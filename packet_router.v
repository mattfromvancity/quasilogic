==> flow/design.v <==
`timescale 1ns/1ps
module packet_router #(
  parameter integer PATH_COUNT = 4,
  parameter integer DATA_WIDTH = 64
)(
  input   wire                                  iClk,
  input   wire                                  iRst,
  input   wire                                  iPktValid,
  input   wire  [DATA_WIDTH-1:0]                iPktData,
  output  wire  [DATA_WIDTH-1:0]                oData,
  output  wire  [PATH_COUNT-1:0]                oDataVld,
  input   wire  [PATH_COUNT-1:0] [31:0]         iRegMatchCriteria
);
reg [PATH_COUNT-1:0] packet_hit;
reg  [PATH_COUNT-1:0] [DATA_WIDTH-1:0]         mem_fifo0;
reg  [PATH_COUNT-1:0] [DATA_WIDTH-1:0]         mem_fifo1;
reg  [PATH_COUNT-1:0] [DATA_WIDTH-1:0]         mem_fifo2;
reg  [PATH_COUNT-1:0] [DATA_WIDTH-1:0]         mem_fifo3;
reg  [PATH_COUNT-1:0] [$clog2(PATH_COUNT):0]   fifo_size;
reg  [PATH_COUNT-1:0] [$clog2(PATH_COUNT)-1:0] fifo_wr_ptr;
reg  [PATH_COUNT-1:0] [$clog2(PATH_COUNT)-1:0] fifo_rd_ptr;
reg  [PATH_COUNT-1:0]                          fifo_rden;
reg  [PATH_COUNT-1:0]                          fifo_wren;
reg [$clog2(PATH_COUNT)-1:0]                      fifo_prev_sel;
reg [$clog2(PATH_COUNT)-1:0]                      fifo_sel;  
reg [DATA_WIDTH-1:0]                      dataOut;
reg [PATH_COUNT-1:0]                      dataOutVld;
genvar i;
generate
  for(i = 0; i < PATH_COUNT; i = i + 1) begin
    always @(*) begin
      packet_hit[i] = (iRegMatchCriteria[i][31:28] == iPktData[DATA_WIDTH-1:DATA_WIDTH-4]) ? iPktValid : 1'b0;
      fifo_wren[i]  = (iRegMatchCriteria[i][31:28] == iPktData[DATA_WIDTH-1:DATA_WIDTH-4]) ? iPktValid : 1'b0;
    end
  end
endgenerate
always @(posedge iClk) begin
  if(iRst) begin
    mem_fifo0[PATH_COUNT-1:0] <= {DATA_WIDTH{1'b0}};
    fifo_size[0]          <= {$clog2(PATH_COUNT){1'b0}};
    fifo_rd_ptr[0]            <= {$clog2(PATH_COUNT){1'b0}};
    fifo_wr_ptr[0]            <= {$clog2(PATH_COUNT){1'b0}};
  end else if(fifo_rden[0] & ~fifo_wren[0]) begin
    fifo_rd_ptr[0]    <= (fifo_rd_ptr[0] + 1'b1) % PATH_COUNT;
    fifo_size[0]  <= fifo_size[0] - 1'b1;
  end else if(~fifo_rden[0] & fifo_wren[0]) begin
    mem_fifo0[fifo_wr_ptr[0]] <= iPktData;
    fifo_wr_ptr[0]    <= (fifo_wr_ptr[0] + 1'b1) % PATH_COUNT;
    fifo_size[0]  <= fifo_size[0] + 1'b1;
  end else if(fifo_rden[0] & fifo_wren[0]) begin
    mem_fifo0[fifo_wr_ptr[0]] <= iPktData;
    fifo_wr_ptr[0]    <= (fifo_wr_ptr[0] + 1'b1) % PATH_COUNT;
    fifo_rd_ptr[0]    <= (fifo_rd_ptr[0] + 1'b1) % PATH_COUNT;
  end
end
always @(posedge iClk) begin
  if(iRst) begin
    mem_fifo1[PATH_COUNT-1:0] <= {DATA_WIDTH{1'b0}};
    fifo_size[1]          <= {$clog2(PATH_COUNT){1'b0}};
    fifo_rd_ptr[1]            <= {$clog2(PATH_COUNT){1'b0}};
    fifo_wr_ptr[1]            <= {$clog2(PATH_COUNT){1'b0}};
  end else if(fifo_rden[1] & ~fifo_wren[1]) begin
    fifo_rd_ptr[1]    <= (fifo_rd_ptr[1] + 1'b1) % PATH_COUNT;
    fifo_size[1]  <= fifo_size[1] - 1'b1;
  end else if(~fifo_rden[1] & fifo_wren[1]) begin
    mem_fifo1[fifo_wr_ptr[1]] <= iPktData;
    fifo_wr_ptr[1]    <= (fifo_wr_ptr[1] + 1'b1) % PATH_COUNT;
    fifo_size[1]  <= fifo_size[1] + 1'b1;
  end else if(fifo_rden[1] & fifo_wren[1]) begin
    mem_fifo1[fifo_wr_ptr[1]] <= iPktData;
    fifo_wr_ptr[1]    <= (fifo_wr_ptr[1] + 1'b1) % PATH_COUNT;
    fifo_rd_ptr[1]    <= (fifo_rd_ptr[1] + 1'b1) % PATH_COUNT;
  end
end
always @(posedge iClk) begin
  if(iRst) begin
    mem_fifo2[PATH_COUNT-1:0] <= {DATA_WIDTH{1'b0}};
    fifo_size[2]          <= {$clog2(PATH_COUNT){1'b0}};
    fifo_rd_ptr[2]            <= {$clog2(PATH_COUNT){1'b0}};
    fifo_wr_ptr[2]            <= {$clog2(PATH_COUNT){1'b0}};
  end else if(fifo_rden[2] & ~fifo_wren[2]) begin
    fifo_rd_ptr[2]    <= (fifo_rd_ptr[2] + 1'b1) % PATH_COUNT;
    fifo_size[2]  <= fifo_size[2] - 1'b1;
  end else if(~fifo_rden[2] & fifo_wren[2]) begin
    fifo_wr_ptr[2]    <= (fifo_wr_ptr[2] + 1'b1) % PATH_COUNT;
    fifo_size[2]  <= fifo_size[2] + 1'b1;
    mem_fifo2[fifo_wr_ptr[2]] <= iPktData;
  end else if(fifo_rden[2] & fifo_wren[2]) begin
    mem_fifo2[fifo_wr_ptr[2]] <= iPktData;
    fifo_wr_ptr[2]    <= (fifo_wr_ptr[2] + 1'b1) % PATH_COUNT;
    fifo_rd_ptr[2]    <= (fifo_rd_ptr[2] + 1'b1) % PATH_COUNT;
  end
end
always @(posedge iClk) begin
  if(iRst) begin
    mem_fifo3[PATH_COUNT-1:0] <= {DATA_WIDTH{1'b0}};
    fifo_size[3]          <= {$clog2(PATH_COUNT){1'b0}};
    fifo_rd_ptr[3]            <= {$clog2(PATH_COUNT){1'b0}};
    fifo_wr_ptr[3]            <= {$clog2(PATH_COUNT){1'b0}};
  end else if(fifo_rden[3] & ~fifo_wren[3]) begin
    fifo_rd_ptr[3]    <= (fifo_rd_ptr[3] + 1'b1) % PATH_COUNT;
    fifo_size[3]  <= fifo_size[3] - 1'b1;
  end else if(~fifo_rden[3] & fifo_wren[3]) begin
    fifo_wr_ptr[3]    <= (fifo_wr_ptr[3] + 1'b1) % PATH_COUNT;
    fifo_size[3]  <= fifo_size[3] + 1'b1;
    mem_fifo3[fifo_wr_ptr[3]] <= iPktData;
  end else if(fifo_rden[2] & fifo_wren[3]) begin
    mem_fifo3[fifo_wr_ptr[3]] <= iPktData;
    fifo_wr_ptr[3]    <= (fifo_wr_ptr[3] + 1'b1) % PATH_COUNT;
    fifo_rd_ptr[3]    <= (fifo_rd_ptr[3] + 1'b1) % PATH_COUNT;
  end
end
always @(posedge iClk) begin
  if(iRst) begin
    fifo_prev_sel[PATH_COUNT-1:0] <= {PATH_COUNT{1'b0}};
  end else begin
    fifo_prev_sel          <= fifo_sel;
  end
end
always @(*) begin
  fifo_sel = (fifo_prev_sel + 1'b1);
  for(integer i = 0; i < PATH_COUNT; i++) begin
    if(fifo_size[fifo_sel] == 0) begin
      fifo_sel = fifo_sel + 1'b1;
    end
  end
end
genvar fifo_idx;
generate
  for(fifo_idx = 0; fifo_idx < PATH_COUNT; fifo_idx++)
    assign fifo_rden[fifo_idx] = (fifo_size[fifo_idx] > 0) && (fifo_sel == fifo_idx) ? 1'b1 : 1'b0;
endgenerate
always @(posedge iClk) begin
  if(iRst) begin
    dataOut[DATA_WIDTH-1:0] <= {DATA_WIDTH{1'b0}};
    dataOutVld              <= {PATH_COUNT{1'b0}};
  end else begin
    dataOut[DATA_WIDTH-1:0] <= (fifo_sel == 0 ? mem_fifo0[fifo_rd_ptr[0]] : (fifo_sel == 1 ? mem_fifo1[fifo_rd_ptr[1]] : (fifo_sel == 2 ? mem_fifo2[fifo_rd_ptr[2]] : mem_fifo3[fifo_rd_ptr[3]])));
    dataOutVld              <= fifo_rden;
  end
end
assign oData    = dataOut;
assign oDataVld = dataOutVld;
endmodule : packet_router
---- Reports on packet_router ----
The steps from the RTL of packet_router to its reports follow in flow order.
Lines are those of the file above, counted from 1.
Operators: Yosys type, input widths -> output width; for muxes data width and select width s.
Library cell names are shortened.
Not given: n/a
inputs
  design top .............................. packet_router
  clock ................................... iClk
  library ................................. sky130hd
  timing corner ........................... tt_025C_1v80

---- Word level ----
Yosys after proc, flatten, opt, wreduce and memory -nomap, before mapping. Memory bits, and registers merged into a memory's read port (data or address), are not among the register bits. Print and check cells are not counted. Equal cells are merged and count once.
bit counts
  register bits ........................... 1,122
  latch bits .............................. 0
  RAM bits ................................ 0
  memory bits (read-only) ................. 0
  word width x clocked read ports ......... 0
  memory cells ............................ 0
  input bits .............................. 195
  output and inout bits ................... 68
  elaborated cells ........................ 195
cells by class
  add/subtract/negate cells ............... 25
  multiply operators ...................... 4
  div/mod/pow operators ................... 0
  $lt $le $gt $ge ......................... 4
  equal/unequal tests ..................... 11
  shift operators ......................... 16
  mux-type cells .......................... 51
  bitwise logic cells ..................... 36
  reductions and logical operators ........ 29
operator list
  operator                   number
  $mux 256                   8
  $and 256x256->256          4
  $or 256x256->256           4
  $shiftx 256x9->64          4
  $not 256->256              4
  $shift 64x33->256          4
  $shift 64x33->256 const A  4
  $mux 64                    3
  $neg 8->33                 4
  $shiftx 12x5->3            4
  $mux 2                     24
  $mul 2x2->4 const B        4
  $add 2x1->2 const B        13
  $reduce_bool 2->1          12
  $mux 3                     8
  $reduce_and 2->1           8
  $eq 4x4->1                 4
  $and 1x1->1                12
  $not 1->1                  12
  $add 3x1->3 const B        4
  $sub 3x1->3 const B        4
  $gt 3x1->1 const B         4
  $logic_not 3->1            4
  $ne 2x2->1 const B         4
  $mux 1                     8
  $logic_and 1x1->1          4
  $eq 2x2->1 const B         2
  $eq 2x1->1 const B         1
  $logic_not 2->1            1

---- Longest topological paths ----
Depth = most cells in a row (Yosys ltp): at word level without a register or memory, in the mapped netlist without a sequential cell, where the memories' decode and read muxes count.
logic depth
  depth in word-level cells ............... 24
  ABC_AREA ................................ 1
  depth in mapped cells ................... 35
  mapped depth without buffers ............ 33

---- Synthesis result ----
Source: synth_stat.txt of the flow (Yosys; design flattened, memories mapped). It holds for the ABC_AREA given above (unset counts as 0); a run with the other value may have another netlist.
The area totals of this step are shown rounded.
mapped netlist
  mapped cells ............................ 7,853
  mapped area ............................. 54,600 um2
  sequential area ......................... 22,500 um2
  flip-flop cells ......................... 1,122
  buffers ................................. 838
cells by type
  cell type  number  total area (um2)
  dfxtp_1    1,122   2.25E+04
  a21oi_1    1,254   6.28E+03
  nand2_1    1,483   5.57E+03
  nand3_1    709     3.55E+03
  o21ai_0    548     2,742.63
  clkbuf_1   663     2.49E+03
  nor2_1     580     2.18E+03
  a211oi_1   214     1.61E+03
  inv_1      416     1.56E+03
  a32oi_1    128     1.12E+03
  a22oi_1    126     945.907
  a32o_1     64      640.614
  nand4_1    96      600.576
  a31oi_1    87      544.272
  o22ai_1    87      544.272
  buf_1      102     382.867
  ha_1       28      350.336
  buf_6      22      247.738
Other cell types: 19; their cells: 124.

---- Worst setup path after synthesis ----
Source: OpenSTA report_checks on the synthesized netlist (no wires, ideal clock, input and output delay 20% of the period each), path of least setup slack; recovery checks are left aside. Register names are those of the netlist, which keeps one name where synthesis merged equal registers.
timing post-synthesis
  path kind ............................... flip-flop to flip-flop
  start ................................... reg fifo_prev_sel[1]
  end ..................................... reg mem_fifo2
  period .................................. 3,950 ps
  setup time .............................. 70 ps
  launch time at the first pin ............ 0 ps
  arrival time ............................ 4,151 ps
  data required time ...................... 3,880 ps
  path slack .............................. -271 ps
  delay of the path ....................... 4,221 ps
  driving pins on the path ................ 30
  path buffers ............................ 3
  synthesis period reached ................ 4,221 ps
"delay of the path" is the arrival time less input delay plus setup time.
"driving pins on the path" counts driving pins, that of a launching flip-flop among them; a cell with two outputs on the path counts twice.
"synthesis period reached" is the clock period less the worst setup slack; recovery checks do not enter. This is arithmetic on one report: input and output delays are still those of the set period (20% each).
An end named without its bit number is one bit of that signal or, where synthesis recoded a state register, one of its new flip-flops.
The rows between start and end are the longest chain of elaborated cells between them; the timing report does not say that the signal goes this way. Where chains are equally long, one stands for them.
Each line given opens the expression or statement behind the cell; cells for indexed reads and writes are added by Yosys, which also makes memories of some case tables.
on the way, post-synthesis
  cells stage by stage .................... dfxtp_1 > nand2_1 > clkinv_1 > nor2_1 > nand3_2 > a21oi_2 > inv_1 > nand2_1 > nand2_1 > nand2_1 > nand2_1 > nand2_1 > nand2_1 > a21oi_4 > nand2_1 > a21oi_1 > nor2_4 > nand2_1 > buf_2 > nor2_1 > ha_1 > inv_1 > o21ai_0 > clkinv_1 > nand2_1 > nor2_1 > clkbuf_1 > buf_1 > nand3_1 > a21oi_1
  length of the longest elaborated chain .. 24
  elaborated cells between the ends (all ways) .. 33
  classes of those cells .................. 5 x add/sub; 4 x mul; 1 x eq/ne; 4 x shift; 7 x mux; 5 x logic; 7 x reduce/logical
RTL lines, path post-synthesis
  item               RTL line  RTL
  from (decl)        24        reg [$clog2(PATH_COUNT)-1:0]                      fifo_prev_sel;
  from (assign)      115       fifo_prev_sel[PATH_COUNT-1:0] <= {PATH_COUNT{1'b0}};
  from (assign)      117       fifo_prev_sel          <= fifo_sel;
  $add 2x1->2        121       fifo_sel = (fifo_prev_sel + 1'b1);
  $mul 2x2->4        123       if(fifo_size[fifo_sel] == 0) begin
  $shiftx 12x5->3    123
  $logic_not 3->1    123
  $mux 2             123
  $mul 2x2->4        123
  $shiftx 12x5->3    123
  [... 10 more ...]  n/a
  $eq 2x2->1         131       assign fifo_rden[fifo_idx] = (fifo_size[fifo_idx] > 0) && (fifo_sel == fifo_idx) ? 1'b1 : 1'b0;
  $logic_and 1x1->1  131
  $mux 1             131
  $not 1->1          84        end else if(~fifo_rden[2] & fifo_wren[2]) begin
  $and 1x1->1        84
  $reduce_bool 2->1  n/a
  $reduce_and 2->1   n/a
  to (assign)        87        mem_fifo2[fifo_wr_ptr[2]] <= iPktData;
  to (assign)        89        mem_fifo2[fifo_wr_ptr[2]] <= iPktData;
  to (decl)          17        reg  [PATH_COUNT-1:0] [DATA_WIDTH-1:0]         mem_fifo2;
Some nets on the timed path still bear RTL names; the line given drives or declares the net.
named nets, post-synthesis
  net           RTL line
  fifo_rden[2]  131

---- Path in the finished layout ----
From the final timing report of run A: the path of least setup slack in the routed layout; clock arrival at registers is part of the times.
The report prints the path's times to 10 ps; the period is as set.
timing after layout
  path kind ............................... flip-flop to flip-flop
  start ................................... reg fifo_size
  end ..................................... reg mem_fifo0
  period .................................. 3,030 ps
  setup time .............................. 160 ps
  launch time at the first pin ............ 830 ps
  arrival time ............................ 4,630 ps
  data required time ...................... 3,710 ps
  path slack .............................. -920 ps
  driving pins on the path ................ 27
  path buffers ............................ 7
An end named without its bit number is one bit of that signal or, where synthesis recoded a state register, one of its new flip-flops.
The rows between start and end are the longest chain of elaborated cells between them; the timing report does not say that the signal goes this way. Where chains are equally long, one stands for them.
At most two assigning lines are given for a register; there are more.
on the way, after layout
  cells stage by stage .................... dfxtp_2 > buf_4 > nor3_4 > o2111ai_4 > nand2_4 > nand2_4 > nand2_4 > nand2_2 > inv_1 > nor2_4 > a21oi_4 > buf_4 > buf_4 > nand2_1 > nand2_2 > nor2_4 > nand2_4 > inv_4 > ha_4 > o21ai_4 > inv_2 > buf_12 > buf_12 > nand2_8 > clkbuf_16 > buf_12 > a211oi_1
  length of the longest elaborated chain .. 22
  elaborated cells between the ends (all ways) .. 30
  classes of those cells .................. 3 x add/sub; 3 x mul; 4 x shift; 7 x mux; 5 x logic; 8 x reduce/logical
RTL lines, path after layout
  item               RTL line  RTL
  from (decl)        19        reg  [PATH_COUNT-1:0] [$clog2(PATH_COUNT):0]   fifo_size;
  $shiftx 12x5->3    123       if(fifo_size[fifo_sel] == 0) begin
  $logic_not 3->1    123
  $mux 2             123
  $mul 2x2->4        123
  $shiftx 12x5->3    123
  $logic_not 3->1    123
  $mux 2             123
  [... 8 more ...]   n/a
  $logic_not 2->1    131       assign fifo_rden[fifo_idx] = (fifo_size[fifo_idx] > 0) && (fifo_sel == fifo_idx) ? 1'b1 : 1'b0;
  $logic_and 1x1->1  131
  $mux 1             131
  $not 1->1          46        end else if(~fifo_rden[0] & fifo_wren[0]) begin
  $and 1x1->1        46
  $reduce_bool 2->1  n/a
  $reduce_and 2->1   n/a
  to (assign)        47        mem_fifo0[fifo_wr_ptr[0]] <= iPktData;
  to (assign)        51        mem_fifo0[fifo_wr_ptr[0]] <= iPktData;
  to (decl)          15        reg  [PATH_COUNT-1:0] [DATA_WIDTH-1:0]         mem_fifo0;
Some nets on the timed path still bear RTL names; the line given drives or declares the net.
named nets, after layout
  net           RTL line
  fifo_rden[0]  131

Memo
Re: implementation data of packet_router

2 stored runs of packet_router in the flow (synthesis by Yosys, layout by OpenROAD, sky130hd cells), in arbitrary order. Constraints: input delay and output delay 20% of the set period each, output load 0.01 pF.
"clock period achieved" is the run's clock period less its worst setup slack. It is reckoned from that one timing run; input and output delays stay at 20% of the period that was set.
By "time used up by the worst setup path" is meant the share of the clock period that the worst setup path is allowed (20% is reserved at inputs, 20% at outputs), minus its slack. Clock arrival times at its registers enter into it.
"total power after layout" rests on the timing tool's default activity at the inputs, not on a simulated workload.
"time used up by the worst setup path" is known to 10 ps.
Measured values are rounded.

======== run A ========
==> flow/run.sh <==
#!/bin/bash
# the make line also repeats the synthesis and layout settings of config.mk as NAME=value (left out here)
make -C /OpenROAD-flow-scripts/flow DESIGN_CONFIG=/design/flow/config.mk WORK_HOME=/design/flow/orfs CLKGATE_MAP_FILE= finish
==> flow/config.mk <==
export PLATFORM = sky130hd
export DESIGN_NAME = packet_router
export DESIGN_NICKNAME = packet_router
export VERILOG_FILES = /design/flow/design.v
export SDC_FILE = /design/flow/constraint.sdc
export NUM_CORES = 4
export LEC_CHECK = 0
export ABC_AREA = 1
export CAP_MARGIN = 20
export CORE_MARGIN = 2
export CORE_UTILIZATION = 19
export CTS_CLUSTER_DIAMETER = 183
export HOLD_SLACK_MARGIN = -0.04
export MAX_ROUTING_LAYER = met5
export PLACE_DENSITY_LB_ADDON = 0.1
export SETUP_SLACK_MARGIN = 0.85
export SLEW_MARGIN = 20
==> flow/constraint.sdc <==
create_clock -name core_clock -period 3.03 [get_ports {iClk}]
set_input_delay 0.6060 -clock core_clock [delete_from_list [all_inputs] [get_ports {iClk}]]
set_output_delay 0.6060 -clock core_clock [all_outputs]
set_load 0.01 [all_outputs]

-------- measured, run A --------
  area of the standard cells in the finished layout .. 74,700 um2
  utilization of the finished layout ...... 0.262
  time used up by the worst setup path .... 3,950 ps
  class of the worst setup path ........... flip-flop to flip-flop
  lowest setup slack ...................... -920 ps
  final setup TNS ......................... -861,000 ps
  smallest hold slack ..................... 163 ps
  total power after layout ................ 80.7 mW
  synthesized cell area ................... 54,600 um2
  die outline area ........................ 291,000 um2
  clock period achieved ................... 3,950 ps

======== run B ========
==> flow/run.sh <==
#!/bin/bash
# the make line also repeats the synthesis and layout settings of config.mk as NAME=value (left out here)
make -C /OpenROAD-flow-scripts/flow DESIGN_CONFIG=/design/flow/config.mk WORK_HOME=/design/flow/orfs CLKGATE_MAP_FILE= finish
==> flow/config.mk <==
export PLATFORM = sky130hd
export DESIGN_NAME = packet_router
export DESIGN_NICKNAME = packet_router
export VERILOG_FILES = /design/flow/design.v
export SDC_FILE = /design/flow/constraint.sdc
export NUM_CORES = 4
export LEC_CHECK = 0
export ABC_AREA = 1
export CAP_MARGIN = 0
export CELL_PAD_IN_SITES_DETAIL_PLACEMENT = 2
export CELL_PAD_IN_SITES_GLOBAL_PLACEMENT = 2
export CORE_MARGIN = 2
export CORE_UTILIZATION = 59
export CTS_CLUSTER_DIAMETER = 151
export MAX_ROUTING_LAYER = met5
export SETUP_SLACK_MARGIN = 0.08
export SLEW_MARGIN = 40
export TNS_END_PERCENT = 90
==> flow/constraint.sdc <==
create_clock -name core_clock -period 2.34 [get_ports {iClk}]
set_input_delay 0.4680 -clock core_clock [delete_from_list [all_inputs] [get_ports {iClk}]]
set_output_delay 0.4680 -clock core_clock [all_outputs]
set_load 0.01 [all_outputs]

-------- run B --------
  no results, placement failed with GPL-0301
